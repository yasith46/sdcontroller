==> flow/design.v <==
module SDcontroller(
		output reg CS1_n, SCLK, DO,
		input  DI,
		input  CLK, RST, CTRL_WRITE, CTRL_READ, 
		input  [31:0] WRITEBUFFER, ADDRESS,
		output BYTE_READY, CONTROLLER_READY,
		output [7:0] READBUFFER
	);
	typedef enum logic [3:0] {
		IDLE,
		INIT_POWERUP,
		INIT_CMD0,
		INIT_CMD55,
		INIT_CMD41,
		INIT_POLL,
		SEND,
		RECEIVE_BYTE_WAIT,
		RECEIVE_BYTE,
		WAIT,
		READ_BLOCK,
		READ_BLOCK_DATA,
		READ_BLOCK_WAIT,
		READ_BLOCK_CRC,
		WRITE_BLOCK,
		ERROR
	} state_t;
	state_t STATE, RETURN;
	reg [24:0] COUNTER;
	reg BYTE_COUNTER;
	reg [55:0] DO_BUFFER;
	reg [7:0]  DI_BUFFER;
	always@(posedge CLK or negedge RST) begin
		if (~RST) begin
			STATE  <= INIT_POWERUP;
			CS1_n      <= 1'b0;
			DO_BUFFER  <= 56'b0;
			CONTROLLER_READY  <= 1'b0;
			BYTE_READY <= 1'b0;
			READBUFFER <= 8'b0; 
			COUNTER  <= 25'b0;
			SCLK     <= 1'b0;
		end else begin
			case (STATE) 
				INIT_POWERUP:
					begin
						COUNTER  <= COUNTER + 25'b1;
						SCLK     <= ~SCLK;
						if (COUNTER == 25'd25000000)
							CS1_n    <= 1'b1;
						if (COUNTER == 25'd25000079) begin
							CS1_n    <= 1'b0;
							STATE    <= INIT_CMD0;
							COUNTER  <= 1'b0;
						end
					end
				INIT_CMD0:
					begin
						COUNTER    <= 25'b0;
						DO_BUFFER  <= 56'hFF_40_00_00_00_00_95;
						RETURN     <= INIT_CMD55;		
						STATE	     <= SEND;
					end
				INIT_CMD55:
					begin
						COUNTER    <= 25'b0;
						DO_BUFFER  <= 56'hFF_77_00_00_00_00_01;
						RETURN     <= INIT_CMD41;		
						STATE      <= SEND;
					end
				INIT_CMD41:
					begin
						COUNTER    <= 25'b0;
						DO_BUFFER  <= 56'hFF_69_00_00_00_00_01;
						RETURN     <= INIT_POLL;		
						STATE      <= SEND;
					end
				INIT_POLL:
					begin
						if (~DI_BUFFER[0])
							STATE  <= IDLE;
						else
							STATE  <= INIT_CMD55;
					end
				IDLE:
					begin
						if (CTRL_READ) begin
							STATE             <= READ_BLOCK;
							CONTROLLER_READY  <= 1'b0;
						end else if (CTRL_WRITE) begin
							STATE             <= WRITE_BLOCK;
							CONTROLLER_READY	<= 1'b0;
						end else begin
							STATE             <= IDLE;
							CONTROLLER_READY  <= 1'b1;
						end
					end
				READ_BLOCK:
					begin	
						COUNTER    <= 25'b0;
						DO_BUFFER  <= {16'hFF_51, ADDRESS, 8'hFF};
						RETURN     <= READ_BLOCK_WAIT;
						STATE      <= SEND;
					end
				READ_BLOCK_WAIT:
					begin
						if (SCLK && (~DI)) begin
							BYTE_COUNTER  <= 511;
							RETURN        <= READ_BLOCK_DATA;
							STATE         <= RECEIVE_BYTE;
						end
						SCLK  <= ~SCLK;
					end
				READ_BLOCK_DATA:
					begin
						READBUFFER  <= DI_BUFFER;
						BYTE_READY  <= 1'b1;
						if (BYTE_COUNTER == 0) begin
							RETURN  <= READ_BLOCK_CRC;
							STATE   <= RECEIVE_BYTE;
						end else begin
							BYTE_COUNTER  <= BYTE_COUNTER - 1;
							RETURN        <= READ_BLOCK_DATA;
							STATE         <= RECEIVE_BYTE;
						end
					end
				READ_BLOCK_CRC:
					begin
						RETURN  <= IDLE;
						STATE   <= RECEIVE_BYTE;
					end
				SEND:	
					begin	
						if (SCLK) begin
							if (COUNTER == 25'd56) begin
								COUNTER  <= 25'b0;
								STATE    <= RECEIVE_BYTE_WAIT;
							end else begin
								DO_BUFFER  <= {DO_BUFFER[54:0], 1'b0};
								COUNTER    <= COUNTER + 25'b1;
							end
						end
						SCLK  <= ~SCLK;
					end
				RECEIVE_BYTE_WAIT:
					begin
						if (SCLK) begin
							if (~DI) begin
								DI_BUFFER  <= 8'b0;
								STATE      <= RECEIVE_BYTE;
							end
						end
						SCLK  <= ~SCLK;
					end
				RECEIVE_BYTE:
					begin
						BYTE_READY  <= 1'b0;
						if (SCLK) begin
							DI_BUFFER  <= {DI_BUFFER[6:0], DI};
							if (COUNTER == 25'd6) begin
								COUNTER  <= 25'd0;
								STATE    <= RETURN;
							end else begin
								COUNTER = COUNTER + 25'b1;
							end
						end
						SCLK  <= ~SCLK;
					end
				WRITE_BLOCK:
					begin
						STATE  <= IDLE;
					end
				default:
					begin
						STATE  <= IDLE;
					end
			endcase
		end
	end
	assign DO = DO_BUFFER[55];
endmodule 
Tool chain data of SDcontroller
What the tools print for SDcontroller, step after step.
Line numbers count from 1 in the design file above.
Cell names lack the library's common part.
{ "setup": {"design": "SDcontroller", "clock": "CLK", "lib": "sky130hd", "lib_corner": "tt_025C_1v80"} }

After elaboration
Counts by Yosys on the flattened word-level netlist (proc, flatten, opt, wreduce; memories kept). Register bits leave out memories and registers merged into their read ports (data or address). Print and check cells are left out. Cells with the same type and inputs are merged into one.
{ "bits": {"register_bits": 110, "out_inout_bits": 13} }
{ "classes": {"n_addsub": 2, "eq_ne": 25, "n_mux": 36, "n_logic": 2, "reduce_logical": 19} }
{ "op_table": {"columns": ["cell", "count"], "rows": [
  ["56-bit case mux with 5-bit select", 1],
  ["25-bit 2-to-1 mux", 5],
  ["56-bit 2-to-1 mux", 2],
  ["25-bit case mux with 4-bit select", 1],
  ["25-bit equality test (second input constant)", 2],
  ["4-bit 2-to-1 mux", 11],
  ["4-bit case mux with 9-bit select", 1],
  ["4-bit case mux with 7-bit select", 1],
  ["25-bit by 1-bit adder with 25-bit output (second input constant)", 1],
  ["25-bit by 3-bit equality test with 1-bit output (second input constant)", 1],
  ["25-bit by 6-bit equality test with 1-bit output (second input constant)", 1],
  ["8-bit 2-to-1 mux", 3],
  ["4-bit equality test (second input constant)", 5],
  ["2-bit inequality test (second input constant)", 9],
  ["4-bit by 3-bit equality test with 1-bit output (second input constant)", 4],
  ["8-bit case mux with 2-bit select", 1],
  ["3-bit AND reduction", 4],
  ["2-bit nonzero test", 4],
  ["4-bit by 2-bit equality test with 1-bit output (second input constant)", 2],
  ["8-bit AND reduction", 1],
  ["7-bit nonzero test", 1],
  ["1-bit 2-to-1 mux", 6],
  ["5-bit AND reduction", 1],
  ["5-bit nonzero test", 1],
  ["5-bit OR reduction", 1],
  ["4-bit by 1-bit equality test with 1-bit output (second input constant)", 1],
  ["4-bit logical NOT", 1],
  ["4-bit nonzero test", 1]
]} }
Not listed: further kinds 9, cells in them 11.

Longest topological paths
Longest topological path by Yosys (ltp), each cell counted once; first at word level (registers and memories cut), then after technology mapping (sequential cells cut; the memories' decode and read muxes count).
{ "logic_depth": {"word_depth": 4, "ABC_AREA": 0, "ltp_mapped": 8, "ltp_nobuf": 7} }

Mapped cells and area
The flow's flattened synthesis, as Yosys stat reports it; memories are mapped. The netlist is that of the ABC_AREA named above (0 if unset); the other value can give another one.
The area totals of this step are shown rounded.
{ "mapped": {"cells": 553, "synth_area_mm2": 0.0054, "flip_flops": 110, "buf_cells": 39} }
{ "by_type": {"columns": ["cell", "count"], "rows": [
  ["dfrtp_1", 96],
  ["edfxtp_1", 13],
  ["a21oi_1", 63],
  ["nor2_1", 82],
  ["a22oi_1", 34],
  ["nand2_1", 36],
  ["xnor2_1", 15],
  ["mux2_2", 10],
  ["o22a_1", 10],
  ["nor4_1", 13],
  ["and3_1", 12],
  ["clkbuf_1", 20],
  ["nand3_1", 15],
  ["o21ai_0", 14],
  ["nor2b_1", 9],
  ["nor3_1", 11],
  ["xor2_1", 6],
  ["buf_2", 10]
]} }
Not listed: further types 40, cells in them 84.

Worst setup path after synthesis
Source: OpenSTA report_checks on the synthesized netlist (no wires, ideal clock, input and output delay 20% of the period each), path of least setup slack; recovery checks are left aside. Register names are those of the netlist, which keeps one name where synthesis merged equal registers.
{ "synth_path": {"kind": "register to register", "start": "register COUNTER[8]", "end": "register COUNTER[4]", "clock_period_ns": 1.97, "setup_ns": 0.127, "launch_ns": 0.000, "arrival_ns": 1.825, "path_slack_ns": 0.019, "path_delay_ns": 1.952, "stages": 8, "path_buffers": 1, "period_less_setup_slack_ns": 1.951} }
"path_delay_ns" is the arrival time less input delay plus setup time.
"stages" counts driving pins, that of a launching flip-flop among them; a cell with two outputs on the path counts twice.
"period_less_setup_slack_ns" is the clock period less the worst setup slack; recovery checks do not enter. This is arithmetic on one report: input and output delays are still those of the set period (20% each).
Between the ends stands the longest chain of elaborated cells between them, by number of cells; it is not shown to be the way that was timed. Of several equally long chains one is given.
Each line given opens the expression or statement behind the cell; cells for indexed reads and writes are added by Yosys, which also makes memories of some case tables.
A register here has more assigning lines than the two given.
{ "synth_between": {"path_cell_list": "dfrtp_1 -> nor4_4 -> nand4b_1 -> o31ai_1 -> o211a_1 -> and2_1 -> buf_4 -> a21oi_1", "elab_chain_cells": 4, "cone_cells": 9, "lines_between": 6, "cone_classes": "3 x eq/ne; 6 x mux"} }
{ "synth_lines": {"columns": ["item", "line", "text"], "rows": [
  ["start: declaration", 28, "reg [24:0] COUNTER;"],
  ["start: assignment", 46, "COUNTER <= COUNTER + 25'b1;"],
  ["start: assignment", 139, "COUNTER <= COUNTER + 25'b1;"],
  ["25-bit by 3-bit equality test with 1-bit output", 159, "if (COUNTER == 25'd6) begin"],
  ["25-bit 2-to-1 mux", 159, null],
  ["25-bit 2-to-1 mux", 157, "if (SCLK) begin"],
  ["25-bit case mux with 4-bit select", 43, "case (STATE)"],
  ["end: assignment", 46, null],
  ["end: assignment", 139, null],
  ["end: declaration", 28, null]
]} }

Timing after layout
From the final timing report of run 1: the path of least setup slack in the routed layout; clock arrival at registers is part of the times.
{ "layout_path": {"kind": "register to register", "start": "register COUNTER[20]", "end": "register COUNTER[14]", "clock_period_ns": 2.28, "setup_ns": 0.11, "launch_ns": 0.35, "arrival_ns": 2.40, "path_slack_ns": 0.12, "stages": 10, "path_buffers": 3} }
Between the ends stands the longest chain of elaborated cells between them, by number of cells; it is not shown to be the way that was timed. Of several equally long chains one is given.
A register here has more assigning lines than the two given.
{ "layout_between": {"path_cell_list": "dfrtp_1 -> buf_4 -> nand3_1 -> nor4_1 -> buf_4 -> and2_1 -> o211a_1 -> and2_1 -> buf_4 -> nor2_1", "elab_chain_cells": 4, "cone_cells": 9, "lines_between": 6, "cone_classes": "3 x eq/ne; 6 x mux"} }
{ "layout_lines": {"columns": ["item", "line", "text"], "rows": [
  ["start: declaration", 28, "reg [24:0] COUNTER;"],
  ["start: assignment", 46, "COUNTER <= COUNTER + 25'b1;"],
  ["start: assignment", 139, "COUNTER <= COUNTER + 25'b1;"],
  ["25-bit by 3-bit equality test with 1-bit output", 159, "if (COUNTER == 25'd6) begin"],
  ["25-bit 2-to-1 mux", 159, null],
  ["25-bit 2-to-1 mux", 157, "if (SCLK) begin"],
  ["25-bit case mux with 4-bit select", 43, "case (STATE)"],
  ["end: assignment", 46, null],
  ["end: assignment", 139, null],
  ["end: declaration", 28, null]
]} }

Subject: SDcontroller on sky130hd, stored results

Hello all,

Measured results for SDcontroller: 2 stored runs of the Yosys and OpenROAD flow on sky130hd. The settings differ; the order carries no meaning. The constraints put input and output delay at 20% of the set period each and load the outputs with 0.01 pF.
"achievedPeriod_ns" is the run's clock period less its worst setup slack. It is reckoned from that one timing run; input and output delays stay at 20% of the period that was set.
"timing.worst_path_ns" = time allowed to the worst setup path (clock period - input delay - output delay, where it has them) - its slack; a late launch clock adds to it, a late capture clock takes from it.
"final_power_uw" rests on the timing tool's default activity at the inputs, not on a simulated workload.
The measured numbers are rounded.
[
  {
    "run": "run 1",
    "settings": { "period_ns": 2.28, "SETUP_SLACK_MARGIN": -0.02, "CAP_MARGIN": 20, "CORE_MARGIN": 2, "CORE_UTILIZATION": 40, "SLEW_MARGIN": 20 },
    "results": { "synthArea_mm2": 0.0054, "timing.worst_path_ns": 2.16, "critical_path_type": "register to register", "layout_stdcell_area_mm2": 0.0066, "final_setup_tns_ns": 0.000, "layout_utilization_frac": 0.5, "final_power_uw": 8700, "design_die_area_mm2": 0.014, "setup_ws_ns": 0.12, "achievedPeriod_ns": 2.159 }
  },
  {
    "run": "run 2",
    "settings": { "period_ns": 3.83, "CORE_UTILIZATION": 44, "SETUP_SLACK_MARGIN": -0.16, "CORE_ASPECT_RATIO": 1.36, "TNS_END_PERCENT": 60, "CTS_CLUSTER_DIAMETER": 307, "SLEW_MARGIN": 0, "MIN_ROUTING_LAYER": "met2", "MAX_ROUTING_LAYER": "met4", "CAP_MARGIN": 20, "CORE_MARGIN": 2 },
    "results": { "synthArea_mm2": 0.0054, "timing.worst_path_ns": 2.94, "critical_path_type": "register to register", "layout_stdcell_area_mm2": 0.0063, "final_setup_tns_ns": 0.000, "layout_utilization_frac": 0.52, "final_power_uw": 5000, "design_die_area_mm2": 0.013, "setup_ws_ns": 0.89, "achievedPeriod_ns": 2.935 }
  }
]

Thanks
